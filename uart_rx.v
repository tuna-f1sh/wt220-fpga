==> flow/design.v <==
module uart_rx (
	input clk,
	input resetn,
	input  ser_rx,
	input  [31:0] cfg_divider,
	output [7:0]  data,
	output 	reg   valid
);
	reg [3:0] recv_state;
	reg [31:0] recv_divcnt;
	reg [7:0] recv_pattern;
	reg [7:0] recv_buf_data;
	assign data = valid ? recv_buf_data : ~0;
	always @(posedge clk) begin
		if (!resetn) begin
			recv_state <= 0;
			recv_divcnt <= 0;
			recv_pattern <= 0;
			recv_buf_data <= 0;
			valid <= 0;			
		end else begin
			recv_divcnt <= recv_divcnt + 1;
			valid <= 0;
			case (recv_state)
				0: begin
					if (!ser_rx)
						recv_state <= 1;
					recv_divcnt <= 0;
				end
				1: begin
					if (2*recv_divcnt > cfg_divider) begin
						recv_state <= 2;
						recv_divcnt <= 0;
					end
				end
				10: begin
					if (recv_divcnt > cfg_divider) begin
						recv_buf_data <= recv_pattern;
						valid <= 1;
						recv_state <= 0;
					end
				end
				default: begin
					if (recv_divcnt > cfg_divider) begin
						recv_pattern <= {ser_rx, recv_pattern[7:1]};
						recv_state <= recv_state + 1;
						recv_divcnt <= 0;
					end
				end
			endcase
		end
	end
endmodule
# From RTL to reports: uart_rx

The steps from the RTL of uart_rx to its reports follow in flow order.
Line numbers count from 1 in the design file above.
Operators: Yosys type, input widths -> output width; for muxes data width and select width s.
The mark n/a stands for no value.

Top: uart_rx
Clock input: clk
Standard-cell library: sky130hd
Timing corner: tt_025C_1v80

# Word level

Source: Yosys, flattened and elaborated, memories not mapped. Widths are those after wreduce. Registers that Yosys merges into a memory's read port (data or address) are not register bits. Print and check cells do not count. Equal cells are merged and count once.

Register bits: 53
Input port bits: 35
Output and inout bits: 9
Elaborated cells: 32

$add $sub $neg: 2
Order comparisons: 2
Equal/unequal tests: 5
Multiplexer cells: 10
Bitwise operators: 1
Reductions and logical operators: 7

Operators by type and width:

| cell                  | count |
| $pmux 32 s3           | 1 |
| $gt 32x32->1          | 2 |
| $mux 32               | 2 |
| $add 32x1->32 const B | 1 |
| $mux 4                | 4 |
| $pmux 4 s3            | 1 |
| $mux 8                | 1 |
| $ne 2x2->1 const B    | 3 |
| $reduce_and 2->1      | 3 |
| $add 4x1->4 const B   | 1 |
| $eq 4x1->1 const B    | 1 |
| $eq 4x4->1 const B    | 1 |
| $logic_not 4->1       | 1 |
| $reduce_and 4->1      | 1 |
| $reduce_bool 3->1     | 1 |
| $reduce_or 3->1       | 1 |
| $not 1->1             | 1 |
| $mux 1                | 1 |

# Depth

Yosys ltp: most cells in a row. Word level: on the elaborated netlist, between registers, memories and ports. Mapped: between sequential cells and ports; inverters and the memories' decode and read muxes count.

Depth after elaboration: 4
ABC_AREA: 0
Mapped depth: 11
Gate-level depth less buffers: 9

# Synthesis result

Yosys stat after the flow's synthesis: flattened, memories mapped to cells. It holds for the ABC_AREA given above (unset counts as 0); a run with the other value may have another netlist.
The area totals of this step are shown rounded.

Mapped cells: 452
Mapped area: 3800 µm²
Flip-flops: 53
Buffers: 7

Cell types:

| cell                      | count |
| sky130_fd_sc_hd__dfxtp_1  | 53 |
| sky130_fd_sc_hd__ha_1     | 68 |
| sky130_fd_sc_hd__nor2_1   | 63 |
| sky130_fd_sc_hd__mux2i_1  | 17 |
| sky130_fd_sc_hd__xor2_1   | 19 |
| sky130_fd_sc_hd__inv_1    | 38 |
| sky130_fd_sc_hd__nand2_1  | 36 |
| sky130_fd_sc_hd__a21oi_1  | 26 |
| sky130_fd_sc_hd__xnor2_1  | 11 |
| sky130_fd_sc_hd__nand4_1  | 15 |
| sky130_fd_sc_hd__nand3_1  | 13 |
| sky130_fd_sc_hd__nand2b_1 | 10 |
| sky130_fd_sc_hd__a21o_1   | 6 |
| sky130_fd_sc_hd__o21ai_0  | 8 |
| sky130_fd_sc_hd__nor4_1   | 6 |
| sky130_fd_sc_hd__o211ai_1 | 5 |
| sky130_fd_sc_hd__and3_1   | 5 |
| sky130_fd_sc_hd__a221oi_1 | 3 |

Other cell types: 36; their cells: 50.

# Timing after synthesis

OpenSTA on the mapped netlist: ideal clock, no wires. The path of least setup slack (recovery checks aside). Input and output delay are each 20% of the period. Register names are those of the netlist, which keeps one name where synthesis merged equal registers.

Path kind: input port to flip-flop
Start point: input port cfg_divider[31]
End point: register recv_divcnt[7]
Period: 3.41 ns
Library setup time: 0.115 ns
Launch time at the first pin: 0.682 ns
Arrival time: 2.504 ns
Setup slack: 0.791 ns
Path delay: 1.937 ns
Stages: 11
Synthesis period reached: 2.619 ns

"path delay" = arrival - input delay + setup time.
"stages" counts driving pins, that of a launching flip-flop among them; a cell with two outputs on the path counts twice.
"synthesis period reached" is the clock period less the worst setup slack; recovery checks do not enter. This is arithmetic on one report: input and output delays are still those of the set period (20% each).
The rows between start and end are the longest chain of elaborated cells between them; the timing report does not say that the signal goes this way. Where chains are equally long, one stands for them.
Each line given opens the expression or statement behind the cell; cells for indexed reads and writes are added by Yosys, which also makes memories of some case tables.
At most two assigning lines are given for a register; there are more.

Path through: sky130_fd_sc_hd__inv_1 sky130_fd_sc_hd__ha_1 sky130_fd_sc_hd__nand4_1 sky130_fd_sc_hd__nor4_1 sky130_fd_sc_hd__a221oi_1 sky130_fd_sc_hd__a21oi_1 sky130_fd_sc_hd__o21ai_1 sky130_fd_sc_hd__buf_4 sky130_fd_sc_hd__o211ai_4 sky130_fd_sc_hd__buf_4 sky130_fd_sc_hd__nor2_1
Cells in the longest elaborated chain: 3

RTL lines, path after synthesis:

| item         | line | source |
| from (decl)  | 5    | `input [31:0] cfg_divider,` |
| $gt 32x32->1 | 44   | `if (recv_divcnt > cfg_divider) begin` |
| $mux 32      | 44   |  |
| $pmux 32 s3  | 24   | `case (recv_state)` |
| to (assign)  | 22   | `recv_divcnt <= recv_divcnt + 1;` |
| to (assign)  | 28   | `recv_divcnt <= 0;` |
| to (decl)    | 10   | `reg [31:0] recv_divcnt;` |

# Timing after layout

Path of least setup slack in the final report of run A (OpenROAD, finished layout, wires in). Where an end is a register, its clock arrival counts in the times.

Path kind: input port to flip-flop
Start point: input port cfg_divider[12]
End point: register recv_buf_data[0]
Period: 3.01 ns
Library setup time: 0.10 ns
Launch time at the first pin: 0.60 ns
Arrival time: 3.29 ns
Setup slack: -0.06 ns
Stages: 12

The rows between start and end are the longest chain of elaborated cells between them; the timing report does not say that the signal goes this way. Where chains are equally long, one stands for them.

Path through: sky130_fd_sc_hd__clkdlybuf4s50_1 sky130_fd_sc_hd__inv_1 sky130_fd_sc_hd__ha_1 sky130_fd_sc_hd__nand4_1 sky130_fd_sc_hd__nor4_2 sky130_fd_sc_hd__nand3b_1 sky130_fd_sc_hd__a31oi_4 sky130_fd_sc_hd__buf_4 sky130_fd_sc_hd__o21ai_2 sky130_fd_sc_hd__buf_6 sky130_fd_sc_hd__mux2i_1 sky130_fd_sc_hd__nor2_1
Cells in the longest elaborated chain: 2

RTL lines, path after layout:

| item             | line | source |
| from (decl)      | 5    | `input [31:0] cfg_divider,` |
| $gt 32x32->1     | 37   | `if (recv_divcnt > cfg_divider) begin` |
| $reduce_and 2->1 | n/a  |  |
| to (assign)      | 19   | `recv_buf_data <= 0;` |
| to (assign)      | 38   | `recv_buf_data <= recv_pattern;` |
| to (decl)        | 12   | `reg [7:0] recv_buf_data;` |

Wiki page: uart_rx / flow data

Module uart_rx, platform sky130hd: 2 stored runs of the flow (Yosys, OpenROAD) with differing settings, in no particular order. Input and output delays are each 20% of the period that was set; the output load is 0.01 pF.
"achieved clock period" means the clock period less the worst setup slack. The figure is calculated, with input and output delays left at 20% of the set period.
"time used up by the worst setup path" = time allowed to the worst setup path (clock period - input delay - output delay, where it has them) - its slack; a late launch clock adds to it, a late capture clock takes from it.
"power consumption" is the tool's figure for a default switching activity; nothing was simulated.
The measured numbers are rounded.
A setting shown as n/a is not set for that run.

| name                                      | run A                   | run B                   |
| period_ns                                 | 3.01                    | 3.91                    |
| CORE_UTILIZATION                          | 71                      | 47                      |
| CAP_MARGIN                                | 20                      | 20                      |
| CORE_MARGIN                               | 2                       | 4                       |
| SLEW_MARGIN                               | 20                      | 20                      |
| PLACE_DENSITY_LB_ADDON                    | n/a                     | 0.1                     |
| GPL_TIMING_DRIVEN                         | n/a                     | 1                       |
| CTS_CLUSTER_DIAMETER                      | n/a                     | 136                     |
| MAX_ROUTING_LAYER                         | n/a                     | met5                    |
| post-route worst hold slack (ns)          | 0.50                    | 0.50                    |
| worst setup slack after layout (ns)       | -0.061                  | 0.52                    |
| post-route utilization (%)                | 92                      | 57                      |
| die area (µm²)                            | 6000                    | 9700                    |
| post-route setup TNS (ns)                 | -0.15                   | 0.000                   |
| time used up by the worst setup path (ns) | 2.47                    | 2.61                    |
| worst setup path type                     | input port to flip-flop | input port to flip-flop |
| chip area in the Yosys report (µm²)       | 3800                    | 3800                    |
| power consumption (mW)                    | 1.8                     | 1.2                     |
| achieved clock period (ns)                | 3.071                   | 3.388                   |
